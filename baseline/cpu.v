==> flow/design.v <==
module cpu (
    input           clk,
    input           rst,
    output          imem_en,
    output          imem_wen,
    output  [31:0]  imem_addr,
    output  [31:0]  imem_wdata,
    input   [31:0]  imem_rdata,
    output          dmem_en,
    output          dmem_wen,
    output  [31:0]  dmem_addr,
    output  [31:0]  dmem_wdata,
    input   [31:0]  dmem_rdata
);
    wire    [31:0]  pc;
    wire    [31:0]  inst;
    wire            branch_en;
    wire    [31:0]  branch_addr;
    wire    [31:0]  imm;
    wire            mem_read;
    wire            mem_write;
    wire            mem2reg;
    wire    [ 3:0]  aluop;
    wire    [ 1:0]  alu_src_a;
    wire    [ 1:0]  alu_src_b;
    wire    [31:0]  rf_qa;
    wire    [31:0]  rf_qb;
    wire    [31:0]  rf_di;
    wire    [31:0]  alu_do;
    wire    [31:0]  mem_do;
    PC u_PC (clk, rst, 32'h00001000, branch_en, branch_addr, pc);
    IF u_IF (pc, inst, imem_en, imem_wen, imem_addr, imem_wdata, imem_rdata);
    ID u_ID (clk, rst, pc, inst, imm, branch_en, branch_addr, mem_read, mem_write, mem2reg, aluop, alu_src_a, alu_src_b, rf_qa, rf_qb, rf_di);
    EX u_EX (pc, imm, rf_qa, rf_qb, aluop, alu_src_a, alu_src_b, alu_do);
    MA u_MA (alu_do, mem_read, mem_do, mem_write, rf_qb, dmem_en, dmem_wen, dmem_addr, dmem_wdata, dmem_rdata);
    WB u_WB (alu_do, mem_do, mem2reg, rf_di);
endmodule
module regfile (
    input           clk,
    input           rst,
    input   [ 4:0]  ra,
    input   [ 4:0]  rb,
    input           we,
    input   [ 4:0]  rd,
    input   [31:0]  di,
    output  [31:0]  qa,
    output  [31:0]  qb
);
    reg [31:0] rf [0:31];
    assign qa = ra == 0 ? 'h0 : rf[ra];
    assign qb = rb == 0 ? 'h0 : rf[rb];
    always @(posedge clk) begin
        if (!rst && we && rd != 0)
            rf[rd] <= di;
    end
endmodule
module PC (
    input           clk,
    input           rst_en,
    input   [31:0]  rst_addr,
    input           branch_en,
    input   [31:0]  branch_addr,
    output  [31:0]  pc
);
    reg [31:0] pcr;
    always @(posedge clk) begin
        if (rst_en)
            pcr <= rst_addr;
        else if (branch_en)
            pcr <= branch_addr;
        else
            pcr <= pcr + 'h4;
    end
    assign pc = pcr;
endmodule
module IF (
    input   [31:0]  pc,
    output  [31:0]  inst,
    output          imem_en,
    output          imem_wen,
    output  [31:0]  imem_addr,
    output  [31:0]  imem_wdata,
    input   [31:0]  imem_rdata
);
    assign  imem_en     = 1;
    assign  imem_wen    = 0;
    assign  imem_addr   = pc;
    assign  imem_wdata  = 'h0;
    assign  inst = { imem_rdata[7:0], imem_rdata[15:8], imem_rdata[23:16], imem_rdata[31:24] };
endmodule
module ID (
    input           clk,
    input           rst,
    input   [31:0]  pc,
    input   [31:0]  inst,
    output  [31:0]  imm,
    output          branch_en,
    output  [31:0]  branch_addr,
    output          mem_read,
    output          mem_write,
    output          mem2reg,
    output  [ 3:0]  aluop,
    output  [ 1:0]  alu_src_a,
    output  [ 1:0]  alu_src_b,
    output  [31:0]  rf_qa,
    output  [31:0]  rf_qb,
    input   [31:0]  rf_di
);
    wire [6:0] opcode = inst[6:0];
    wire [2:0] funct3 = inst[14:12];
    wire [6:0] funct7 = inst[31:25];
    wire lui    = opcode == 7'b0110111;
    wire auipc  = opcode == 7'b0010111;
    wire jal    = opcode == 7'b1101111;
    wire jalr   = opcode == 7'b1100111;
    wire beq    = opcode == 7'b1100011 && funct3 == 3'b000;
    wire bne    = opcode == 7'b1100011 && funct3 == 3'b001;
    wire blt    = opcode == 7'b1100011 && funct3 == 3'b100;
    wire bge    = opcode == 7'b1100011 && funct3 == 3'b101;
    wire bltu   = opcode == 7'b1100011 && funct3 == 3'b110;
    wire bgeu   = opcode == 7'b1100011 && funct3 == 3'b111;
    wire lw     = opcode == 7'b0000011 && funct3 == 3'b010;
    wire sw     = opcode == 7'b0100011 && funct3 == 3'b010;
    wire i_type = opcode == 7'b0010011;
    wire r_type = opcode == 7'b0110011;
    wire       rf_we = lui | auipc | jal | jalr | lw | i_type | r_type;
    wire [4:0] rf_ra = inst[19:15];
    wire [4:0] rf_rb = inst[24:20];
    wire [4:0] rf_rd = inst[11:7];
    regfile u_regfile (clk, rst, rf_ra, rf_rb, rf_we, rf_rd, rf_di, rf_qa, rf_qb);
    assign imm          =   lui | auipc                            ? { inst[31:12], 12'b0 }                                             :
                            jal                                    ? { {12{inst[31]}}, inst[31], inst[19:12], inst[20], inst[30:21] }   :
                            jalr | lw | i_type                     ? { {20{inst[31]}}, inst[31:20] }                                    :
                            beq | bne | blt | bge | bltu | bgeu    ? { {20{inst[31]}}, inst[31], inst[7], inst[30:25], inst[11:8] }     :
                            sw                                     ? { {20{inst[31]}}, inst[31:25], inst[11:7] }                        :
                            'h0;
    assign branch_en    =   jal | jalr |
                            (beq && rf_qa == rf_qb) |
                            (bne && rf_qa != rf_qb) |
                            (blt && $signed(rf_qa) <  $signed(rf_qb)) |
                            (bge && $signed(rf_qa) >= $signed(rf_qb)) |
                            (bltu && $unsigned(rf_qa) <  $unsigned(rf_qb)) |
                            (bgeu && $unsigned(rf_qa) >= $unsigned(rf_qb)) ;
    assign branch_addr  =   jal | beq | bne | blt | bge | bltu | bgeu   ? pc + (imm << 1)               :
                            jalr                                        ? (rf_qa + imm) & 32'hfffffffe  :
                            'h0;
    assign mem_read     =   lw;
    assign mem_write    =   sw;
    assign mem2reg      =   mem_read;
    assign aluop        =   lui | auipc | jal | jalr | lw | sw  ? 4'b0000                                   :
                            i_type                              ? { funct3 == 3'b101 & funct7[5] , funct3 } :
                            r_type                              ? { funct7[5], funct3 }                     :
                            4'b1111;
    assign alu_src_a    =   lw | sw | i_type | r_type        ? 2'b00 :    
                            lui                              ? 2'b10 :    
                            auipc | jal | jalr               ? 2'b01 :    
                            2'b11;
    assign alu_src_b    =   r_type                           ? 2'b00 :    
                            lui | auipc | lw | sw | i_type   ? 2'b01 :    
                            jal | jalr                       ? 2'b10 :    
                            2'b11;
endmodule
module EX (
    input   [31:0]  pc,
    input   [31:0]  imm,
    input   [31:0]  rf_qa,
    input   [31:0]  rf_qb,
    input   [ 3:0]  aluop,
    input   [ 1:0]  alu_src_a,
    input   [ 1:0]  alu_src_b,
    output  [31:0]  alu_do
);
    reg [31:0] at;
    reg [31:0] bt;
    reg [31:0] rt;
    always @(alu_src_a, pc, rf_qa) begin
        case (alu_src_a)
            2'b00: at = rf_qa; 
            2'b01: at = pc; 
            2'b10: at = 'h0; 
            default: at = 'h0;
        endcase
    end
    always @(alu_src_b, imm, rf_qb) begin
        case (alu_src_b)
            2'b00: bt = rf_qb;
            2'b01: bt = imm;
            2'b10: bt = 'h4; 
            default: bt = 'h0;
        endcase
    end
    always @(aluop, at, bt) begin
        case (aluop)
            4'b0000: rt = at + bt;
            4'b1000: rt = at - bt;
            4'b0001: rt = at << bt;
            4'b0010: rt = $signed(at) < $signed(bt) ? 'h1 : 'h0;
            4'b0011: rt = $unsigned(at) < $unsigned(bt) ? 'h1 : 'h0;
            4'b0100: rt = at ^ bt;
            4'b0101: rt = at >> bt;
            4'b1101: rt = $signed(at) >>> bt;
            4'b0110: rt = at | bt;
            4'b0111: rt = at & bt;
            default: rt = 'h0;
        endcase
    end
    assign alu_do = rt;
endmodule
module MA (
    input   [31:0]  alu_do,
    input           mem_read,
    output  [31:0]  mem_do,
    input           mem_write,
    input   [31:0]  rf_qb,
    output          dmem_en,
    output          dmem_wen,
    output  [31:0]  dmem_addr,
    output  [31:0]  dmem_wdata,
    input   [31:0]  dmem_rdata
);
    assign  dmem_en     = mem_read | mem_write;
    assign  dmem_wen    = mem_write;
    assign  dmem_addr   = dmem_en ? alu_do : 'h0;
    assign  dmem_wdata  = dmem_wen ? { rf_qb[7:0], rf_qb[15:8], rf_qb[23:16], rf_qb[31:24] } : 'h0;
    assign  mem_do = { dmem_rdata[7:0], dmem_rdata[15:8], dmem_rdata[23:16], dmem_rdata[31:24] };
endmodule
module WB (
    input   [31:0]  alu_do,
    input   [31:0]  mem_do,
    input           mem2reg,
    output  [31:0]  rf_di
);
    assign rf_di = mem2reg ? mem_do : alu_do;
endmodule
## Tool chain data of cpu

What the tools print for cpu, step after step.
Lines are those of the file above, counted from 1.
Cell names lack the library's common part.
A cell with -- has no value.

| set-up | value |
|---|---|
| top module | cpu |
| clock | clk |
| cell library | sky130hd |
| corner | tt_025C_1v80 |

## Elaborated design

Counts by Yosys on the flattened word-level netlist (proc, flatten, opt, wreduce; memories kept). Register bits leave out memories and registers merged into their read ports (data or address); mux counts leave out enables and synchronous resets folded into registers. Print and check cells are left out.
Memory sizes are those after Yosys's memory passes, which may raise the word count (mostly to a power of two), join words into wider ones and drop unused or constant bits.

| storage and ports | value |
|---|---|
| flip-flop bits (word level) | 32 |
| bits in writable memories | 1024 |
| memories kept | 1 |
| bits of input ports | 66 |
| output and inout bits | 132 |

| operators by class | value |
|---|---|
| add/sub/neg operators | 5 |
| $lt $le $gt $ge | 6 |
| equal/unequal tests | 29 |
| shift-type cells | 3 |
| mux-type cells | 30 |
| bitwise logic cells | 39 |
| reduce/logical cells | 24 |

Memories:

| name | depth | bits a word | read ports | write ports | line | source |
|---|---|---|---|---|---|---|
| u_ID.u_regfile.rf | 32 | 32 | 2 | 1 | 49 | `reg [31:0] rf [0:31];` |

Operators by type and width:

| kind | count |
|---|---|
| two-way mux 32 bit | 14 |
| parallel mux 32 bit (select 10 bit) | 1 |
| less-than comparator 32 bit | 4 |
| adder 32 bit | 3 |
| parallel mux 32 bit (select 3 bit) | 1 |
| greater-or-equal comparator 32 bit | 2 |
| parallel mux 32 bit (select 2 bit) | 1 |
| OR 1 bit | 35 |
| adder 32 x 3 -> 32 bit with constant B | 1 |
| subtractor 32 bit | 1 |
| == test 32 bit | 1 |
| != test 32 bit | 1 |
| bitwise AND 32 bit | 1 |
| OR 32 bit | 1 |
| XOR 32 bit | 1 |
| left shift 32 x 32 -> 32 bit | 1 |
| right shift 32 x 32 -> 32 bit | 1 |
| >>> shifter 32 x 32 -> 32 bit | 1 |
| == test 7 x 6 -> 1 bit with constant B | 3 |
| == test 7 bit with constant B | 3 |
| logical AND 1 bit | 16 |
| == test 4 x 3 -> 1 bit with constant B | 4 |
| == test 7 x 5 -> 1 bit with constant B | 2 |
| == test 3 bit with constant B | 4 |
| two-way mux 4 bit | 3 |
| zero test 5 bit | 2 |
| two-way mux 2 bit | 5 |
| == test 4 x 2 -> 1 bit with constant B | 2 |

Not listed: further kinds 15, cells in them 21.

## Longest topological paths

Depth = most cells in a row (Yosys ltp): at word level without a register or memory, in the mapped netlist without a sequential cell, where the memories' decode and read muxes count.

| logic depth | value |
|---|---|
| word-level depth | 17 |
| ABC_AREA | 0 |
| gate-level depth with buffers | 30 |

## Mapped cells and area

Yosys stat after the flow's synthesis: flattened, memories mapped to cells. It holds for the ABC_AREA given above (unset counts as 0); a run with the other value may have another netlist.
Totals and module areas in this step are rounded.

| mapped netlist | value |
|---|---|
| cells in the netlist | 5114 |
| cell area after synthesis | 65060 sq um |
| flip-flops | 1055 |

Cell types:

| cell | count |
|---|---|
| edfxtp_1 | 1024 |
| mux4_2 | 366 |
| mux2i_1 | 435 |
| ha_1 | 190 |
| a22oi_1 | 229 |
| nor2_1 | 341 |
| a21oi_1 | 193 |
| nand3_1 | 181 |
| clkbuf_1 | 209 |
| nand2_1 | 201 |
| o21ai_0 | 148 |
| dfxtp_1 | 31 |
| buf_4 | 78 |
| a21o_1 | 76 |
| a221oi_1 | 62 |
| xnor2_1 | 59 |
| inv_1 | 127 |
| o22ai_1 | 72 |

Other cell types: 91; their cells: 1092.
The figures by module come from a second, unflattened synthesis with its own total; it is not the netlist above.

| unflattened totals | value |
|---|---|
| cell total of the unflattened synthesis | 5156 |
| area total of the unflattened synthesis | 66640 sq um |

Rows give one instance, submodules left out.

Modules:

| module | times used | cells | area (sq um) | seq. area (sq um) |
|---|---|---|---|---|
| regfile | 1 | 2370 | 47190 | 30750 |
| EX | 1 | 1632 | 10790 | 0.0 |
| ID | 1 | 708 | 4845 | 0.0 |
| PC | 1 | 199 | 1732 | 660.6 |
| MA | 1 | 109 | 790.8 | 0.0 |
| IF | 1 | 100 | 743.2 | 0.0 |
| WB | 1 | 36 | 544.3 | 0.0 |
| cpu | 1 | 2 | 7.5 | 0.0 |

## Timing after synthesis

Source: OpenSTA report_checks on the synthesized netlist (no wires, ideal clock, input and output delay 20% of the period each), path of least setup slack; recovery checks are left aside. Register names are those of the netlist, which keeps one name where synthesis merged equal registers.

| path after synthesis | value |
|---|---|
| path kind | input-to-output |
| from | input port imem_rdata[13] |
| to | output port dmem_addr[24] |
| period | 12.1 ns |
| input delay | 2.420 ns |
| output delay | 2.420 ns |
| arrival time | 8.635 ns |
| data required time | 9.680 ns |
| setup slack | 1.045 ns |
| delay of the path | 6.215 ns |
| stages on the path | 27 |
| path buffers | 8 |
| period reached after synthesis | 11.055 ns |

"delay of the path" = arrival - input delay + setup time.
At an output port there is no setup time.
"stages on the path": output pins that drive a net of the path, with the launching flip-flop's if there is one; two outputs of one cell count as two.
"period reached after synthesis" is the clock period less the worst setup slack; recovery checks do not enter. This is arithmetic on one report: input and output delays are still those of the set period (20% each).
The rows between start and end are the longest chain of elaborated cells between them; the timing report does not say that the signal goes this way. Where chains are equally long, one stands for them.
A line is the first line of the expression or statement that the cell stems from. Yosys adds cells for indexed reads and writes and turns some case tables into memories.

| on the way, after synthesis | value |
|---|---|
| path through | clkbuf_1 > buf_2 > buf_2 > clkbuf_1 > mux4_2 > mux4_2 > mux2i_1 > nor2_1 > a211oi_1 > buf_4 > inv_4 > buf_2 > buf_2 > buf_1 > ha_1 > o21bai_1 > a21oi_1 > o21ai_0 > a311o_1 > a2111oi_0 > o21ai_0 > a2111oi_0 > o41a_1 > mux2i_1 > nand4_1 > o211a_1 > a21oi_1 |
| length of the longest elaborated chain | 7 |
| elaborated cells on any way between the ends | 17 |
| classes of those cells | 2 x add/sub; 3 x shift; 7 x mux; 3 x logic; 1 x reduce/logical; 1 x memory |

RTL lines, path after synthesis:

| what | line | source |
|---|---|---|
| from (decl) | 8 | `input   [31:0]  imem_rdata,` |
| two-way mux 32 bit | 133 | `jalr \| lw \| i_type                     ? { {20{inst[31]}}, inst[31:20] }                                    :` |
| two-way mux 32 bit | 132 | `jal                                    ? { {12{inst[31]}}, inst[31], inst[19:12], inst[20], inst[30:21] }   :` |
| two-way mux 32 bit | 131 | `assign imm          =   lui \| auipc                            ? { inst[31:12], 12'b0 } ...` |
| parallel mux 32 bit (select 3 bit) | 185 | `case (alu_src_b)` |
| subtractor 32 bit | 195 | `4'b1000: rt = at - bt;` |
| parallel mux 32 bit (select 10 bit) | 193 | `case (aluop)` |
| two-way mux 32 bit | 223 | `assign  dmem_addr   = dmem_en ? alu_do : 'h0;` |
| to (decl) | 11 | `output  [31:0]  dmem_addr,` |

## Worst path after layout

From the final timing report of run 1: the path of least setup slack in the routed layout; clock arrival at registers is part of the times.

| path after layout | value |
|---|---|
| path kind | input-to-output |
| from | input port imem_rdata[12] |
| to | output port dmem_addr[24] |
| period | 6.55 ns |
| input delay | 1.31 ns |
| output delay | 1.31 ns |
| arrival time | 6.65 ns |
| data required time | 5.24 ns |
| setup slack | -1.41 ns |
| stages on the path | 22 |
| path buffers | 5 |

The rows between start and end are the longest chain of elaborated cells between them; the timing report does not say that the signal goes this way. Where chains are equally long, one stands for them.

| on the way, after layout | value |
|---|---|
| path through | buf_16 > buf_8 > mux4_2 > mux4_2 > mux2_2 > a22oi_2 > buf_4 > inv_2 > ha_1 > a21oi_4 > o21ai_2 > a311o_1 > a2111oi_4 > buf_4 > o21ai_4 > a2111oi_4 > o41a_1 > mux2i_1 > nand4_1 > o211a_1 > a21oi_2 > buf_2 |
| length of the longest elaborated chain | 7 |
| elaborated cells on any way between the ends | 17 |
| classes of those cells | 2 x add/sub; 3 x shift; 7 x mux; 3 x logic; 1 x reduce/logical; 1 x memory |

RTL lines, path after layout:

| what | line | source |
|---|---|---|
| from (decl) | 8 | `input   [31:0]  imem_rdata,` |
| two-way mux 32 bit | 133 | `jalr \| lw \| i_type                     ? { {20{inst[31]}}, inst[31:20] }                                    :` |
| two-way mux 32 bit | 132 | `jal                                    ? { {12{inst[31]}}, inst[31], inst[19:12], inst[20], inst[30:21] }   :` |
| two-way mux 32 bit | 131 | `assign imm          =   lui \| auipc                            ? { inst[31:12], 12'b0 } ...` |
| parallel mux 32 bit (select 3 bit) | 185 | `case (alu_src_b)` |
| subtractor 32 bit | 195 | `4'b1000: rt = at - bt;` |
| parallel mux 32 bit (select 10 bit) | 193 | `case (aluop)` |
| two-way mux 32 bit | 223 | `assign  dmem_addr   = dmem_en ? alu_do : 'h0;` |
| to (decl) | 11 | `output  [31:0]  dmem_addr,` |

Settings and measured results of 2 stored flow runs for module cpu (sky130hd), not sorted in any way. The constraints put input and output delay at 20% of the set period each and load the outputs with 0.01 pF.
The results are shown rounded.
Among the settings, -- means not set for that run.
Among the results, -- means that no value is shown for the run.

| run name | period_ns | CAP_MARGIN | CORE_MARGIN | CORE_UTILIZATION | SLEW_MARGIN | PLACE_DENSITY | GPL_ROUTABILITY_DRIVEN | CTS_CLUSTER_SIZE | area of the standard cells in the finished layout (sq um) | Yosys chip area after synthesis (sq um) | die footprint (sq um) | worst setup slack after layout (ns) | sum of negative setup slack (ns) | lowest hold slack (ns) |
|---|---|---|---|---|---|---|---|---|---|---|---|---|---|---|
| run 1 | 6.55 | 20 | 2 | 40 | 20 | -- | -- | -- | 88470 | 65060 | 165900 | -1.406 | -37.59 | 0.768 |
| run 2 | 6.62 | 20 | 7 | 47 | 20 | 0.91 | 0 | 32 | -- | -- | -- | -- | -- | -- |

Run 2: no results, routing failed with GRT-0116
